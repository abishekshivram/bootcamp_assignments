==> flow/design.v <==
`timescale 1ns/100ps
module moving_average
  #(
    parameter DATA_WD = 16
    )
   (
    input logic                       i_clk,
    input logic                       i_rstb,
    input logic signed [DATA_WD-1:0]  i_data,
    output logic signed [DATA_WD-1:0] o_data
    );
   logic signed [DATA_WD-1:0]         r_data_dc [4];
   logic signed [DATA_WD+1:0]         r_sum;
   integer                            ii;
   always @(*)
     begin
        r_sum = r_data_dc[0] + r_data_dc[1] + r_data_dc[2] + r_data_dc[3];
     end
   always @(posedge i_clk or negedge i_rstb)
     begin
        if (~i_rstb)
          begin
             for (ii = 0; ii < 4; ii++)
               r_data_dc[ii] <= 'b0;
             o_data <= 'b0;
          end
        else
          begin
             r_data_dc[0] <= i_data;
             for (ii = 1; ii < 4; ii++)
               r_data_dc[ii] <= r_data_dc[ii-1];
             o_data <= r_sum[DATA_WD+1:2];
          end
     end
endmodule
# From RTL to reports: moving_average

The steps from the RTL of moving_average to its reports follow in flow order.
Line numbers count from 1 in the design file above.
Cell names lack the library's common part.
A cell with -- has no value.

Top module: moving_average
Clock input: i_clk
Standard-cell library: sky130hd
Library corner: tt_025C_1v80

# Elaborated design

Counts by Yosys on the flattened word-level netlist (proc, flatten, opt, wreduce). Print and check cells are left out. Cells with the same type and inputs are merged into one.

Add/sub/neg operators: 3

Operators with widths:

| cell                                      | count |
| 17-bit by 16-bit adder with 18-bit output | 1 |
| 18-bit by 16-bit adder with 18-bit output | 1 |
| 16-bit by 16-bit adder with 17-bit output | 1 |

Bits in registers: 80
Input bits: 18
Output and inout bits: 16
Cells after elaboration: 8

# Depth

Yosys ltp: most cells in a row. Word level: on the elaborated netlist, between registers, memories and ports. Mapped: between sequential cells and ports; inverters and the memories' decode and read muxes count.

Word-level depth: 3
ABC_AREA: 0
Mapped depth: 13
Mapped depth without buffers: 13

# Mapped cells and area

Yosys stat after the flow's synthesis: flattened, memories mapped to cells. It holds for the ABC_AREA given above (unset counts as 0); a run with the other value may have another netlist.
Totals and module areas in this step are rounded.

Cell count: 305
Cell area after synthesis: 3,750 µm²
Sequential part of the area: 2,002 µm²
Flip-flop cells: 80
Buffers: 5

Cell types:

| type     | count | total area (µm²) |
| dfrtp_1  | 80    | 2,001.92 |
| fa_1     | 33    | 660.634 |
| inv_1    | 92    | 345.331 |
| ha_1     | 15    | 187.68 |
| xnor2_1  | 10    | 87.584 |
| a21oi_1  | 13    | 65.062 |
| a21o_1   | 7     | 52.55 |
| xor2_1   | 5     | 43.792 |
| a221oi_2 | 2     | 30.029 |
| nand2_1  | 8     | 30.029 |
| o21ai_0  | 5     | 25.024 |
| clkbuf_1 | 5     | 18.768 |
| nand2b_1 | 3     | 18.768 |
| nand4_1  | 3     | 18.768 |
| nor2_1   | 5     | 18.768 |
| nor2b_1  | 3     | 18.768 |
| a311oi_2 | 1     | 15.014 |
| o31ai_1  | 2     | 15.014 |

Other cell types: 12; their cells: 13.

# Timing after synthesis

OpenSTA on the mapped netlist: ideal clock, no wires. The path of least setup slack (recovery checks aside). Input and output delay are each 20% of the period. Register names are those of the netlist, which keeps one name where synthesis merged equal registers.

Path kind: flip-flop to flip-flop
Start: register r_data_dc[0][1]
End: register o_data[13]
Period: 4.82 ns
Setup time: 0.120 ns
Time at the first pin: 0.000 ns
Data arrival time: 3.120 ns
Data required time: 4.700 ns
Path slack: 1.580 ns
Path delay: 3.240 ns
Stages: 14
Buffers on the path: 0
Synthesis period reached: 3.24 ns

"path delay" = arrival - input delay + setup time.
"stages" counts driving pins, that of a launching flip-flop among them; a cell with two outputs on the path counts twice.
"synthesis period reached" = period - worst setup slack (recovery checks aside). The figure is calculated, with input and output delays left at 20% of the set period.
Between the ends stands the longest chain of elaborated cells between them, by number of cells; it is not shown to be the way that was timed. Of several equally long chains one is given.
Each line given opens the expression or statement behind the cell; cells for indexed reads and writes are added by Yosys, which also makes memories of some case tables.

Cell sequence: dfrtp_1 -> inv_1 -> fa_1 -> inv_1 -> fa_1 -> nand2_1 -> nor2_1 -> fa_1 -> a21o_1 -> a221oi_2 -> nand2b_1 -> o21ai_1 -> a311o_1 -> and4_1
Length of the longest elaborated chain: 3
Elaborated cells on any way between the ends: 3
Source lines of those cells: 1
Those cells by class: add/sub (3)

Ends and longest elaborated chain, post-synthesis:

| element                                   | line | source |
| start, declared                           | 12   | `logic signed [DATA_WD-1:0]         r_data_dc [4];` |
| start, assigned                           | 24   | `r_data_dc[ii] <= 'b0;` |
| start, assigned                           | 29   | `r_data_dc[0] <= i_data;` |
| 16-bit by 16-bit adder with 17-bit output | 17   | `r_sum = r_data_dc[0] + r_data_dc[1] + r_data_dc[2] + r_data_dc[3];` |
| 17-bit by 16-bit adder with 18-bit output | 17   |  |
| 18-bit by 16-bit adder with 18-bit output | 17   |  |
| end, assigned                             | 25   | `o_data <= 'b0;` |
| end, assigned                             | 32   | `o_data <= r_sum[DATA_WD+1:2];` |
| end, declared                             | 10   | `output logic signed [DATA_WD-1:0] o_data` |

# Path in the finished layout

Path of least setup slack in the final report of run A (OpenROAD, finished layout, wires in). Where an end is a register, its clock arrival counts in the times.

Path kind: flip-flop to flip-flop
Start: register r_data_dc[1][1]
End: register o_data[13]
Period: 5.16 ns
Setup time: 0.10 ns
Time at the first pin: 0.36 ns
Data arrival time: 4.42 ns
Data required time: 5.43 ns
Path slack: 1.01 ns
Stages: 14
Buffers on the path: 0

Between the ends stands the longest chain of elaborated cells between them, by number of cells; it is not shown to be the way that was timed. Of several equally long chains one is given.

Cell sequence: dfrtp_1 -> inv_1 -> fa_1 -> inv_1 -> fa_1 -> nand2_1 -> nor2_1 -> fa_1 -> a21o_1 -> a221oi_2 -> nand2b_1 -> o21ai_1 -> a311o_1 -> and4_1
Length of the longest elaborated chain: 3
Elaborated cells on any way between the ends: 3
Source lines of those cells: 1
Those cells by class: add/sub (3)

Ends and longest elaborated chain, after layout:

| element                                   | line | source |
| start, declared                           | 12   | `logic signed [DATA_WD-1:0]         r_data_dc [4];` |
| start, assigned                           | 24   | `r_data_dc[ii] <= 'b0;` |
| start, assigned                           | 31   | `r_data_dc[ii] <= r_data_dc[ii-1];` |
| 16-bit by 16-bit adder with 17-bit output | 17   | `r_sum = r_data_dc[0] + r_data_dc[1] + r_data_dc[2] + r_data_dc[3];` |
| 17-bit by 16-bit adder with 18-bit output | 17   |  |
| 18-bit by 16-bit adder with 18-bit output | 17   |  |
| end, assigned                             | 25   | `o_data <= 'b0;` |
| end, assigned                             | 32   | `o_data <= r_sum[DATA_WD+1:2];` |
| end, declared                             | 10   | `output logic signed [DATA_WD-1:0] o_data` |

Flow measurements of moving_average on sky130hd: 2 stored runs with different settings, listed in no order. Input and output delays are each 20% of the period that was set; the output load is 0.01 pF.
"clock period reached" is the run's clock period less its worst setup slack. It is reckoned from that one timing run; input and output delays stay at 20% of the period that was set.
"total power after layout": no workload was simulated; the value follows from the tool's default switching activity.
Results are given in rounded form.
A setting shown as . is not set for that run.

| item                                   | run A    | run B    |
| period_ns                              | 5.16     | 6.27     |
| CORE_UTILIZATION                       | 50       | 23       |
| SETUP_SLACK_MARGIN                     | -0.49    | .        |
| PLACE_DENSITY_LB_ADDON                 | 0.19     | .        |
| CORE_MARGIN                            | 7        | 6        |
| CELL_PAD_IN_SITES_DETAIL_PLACEMENT     | 2        | 2        |
| TNS_END_PERCENT                        | 70       | 95       |
| GPL_ROUTABILITY_DRIVEN                 | 0        | .        |
| CTS_CLUSTER_DIAMETER                   | 26       | 277      |
| MIN_ROUTING_LAYER                      | met2     | .        |
| MAX_ROUTING_LAYER                      | met5     | .        |
| CAP_MARGIN                             | 20       | 20       |
| SLEW_MARGIN                            | 20       | 15       |
| CORE_ASPECT_RATIO                      | .        | 0.69     |
| CELL_PAD_IN_SITES_GLOBAL_PLACEMENT     | .        | 3        |
| GPL_TIMING_DRIVEN                      | .        | 0        |
| standard-cell area after routing (µm²) | 4,420    | 4,711    |
| utilization in the final report (%)    | 60.9     | 29.8     |
| lowest setup slack (ns)                | 1.008    | 2.686    |
| synthesized cell area (µm²)            | 3,750    | 3,750    |
| total power after layout (W)           | 0.002346 | 0.001806 |
| clock period reached (ns)              | 4.152    | 3.584    |
| total die area (µm²)                   | 10,120   | 19,570   |
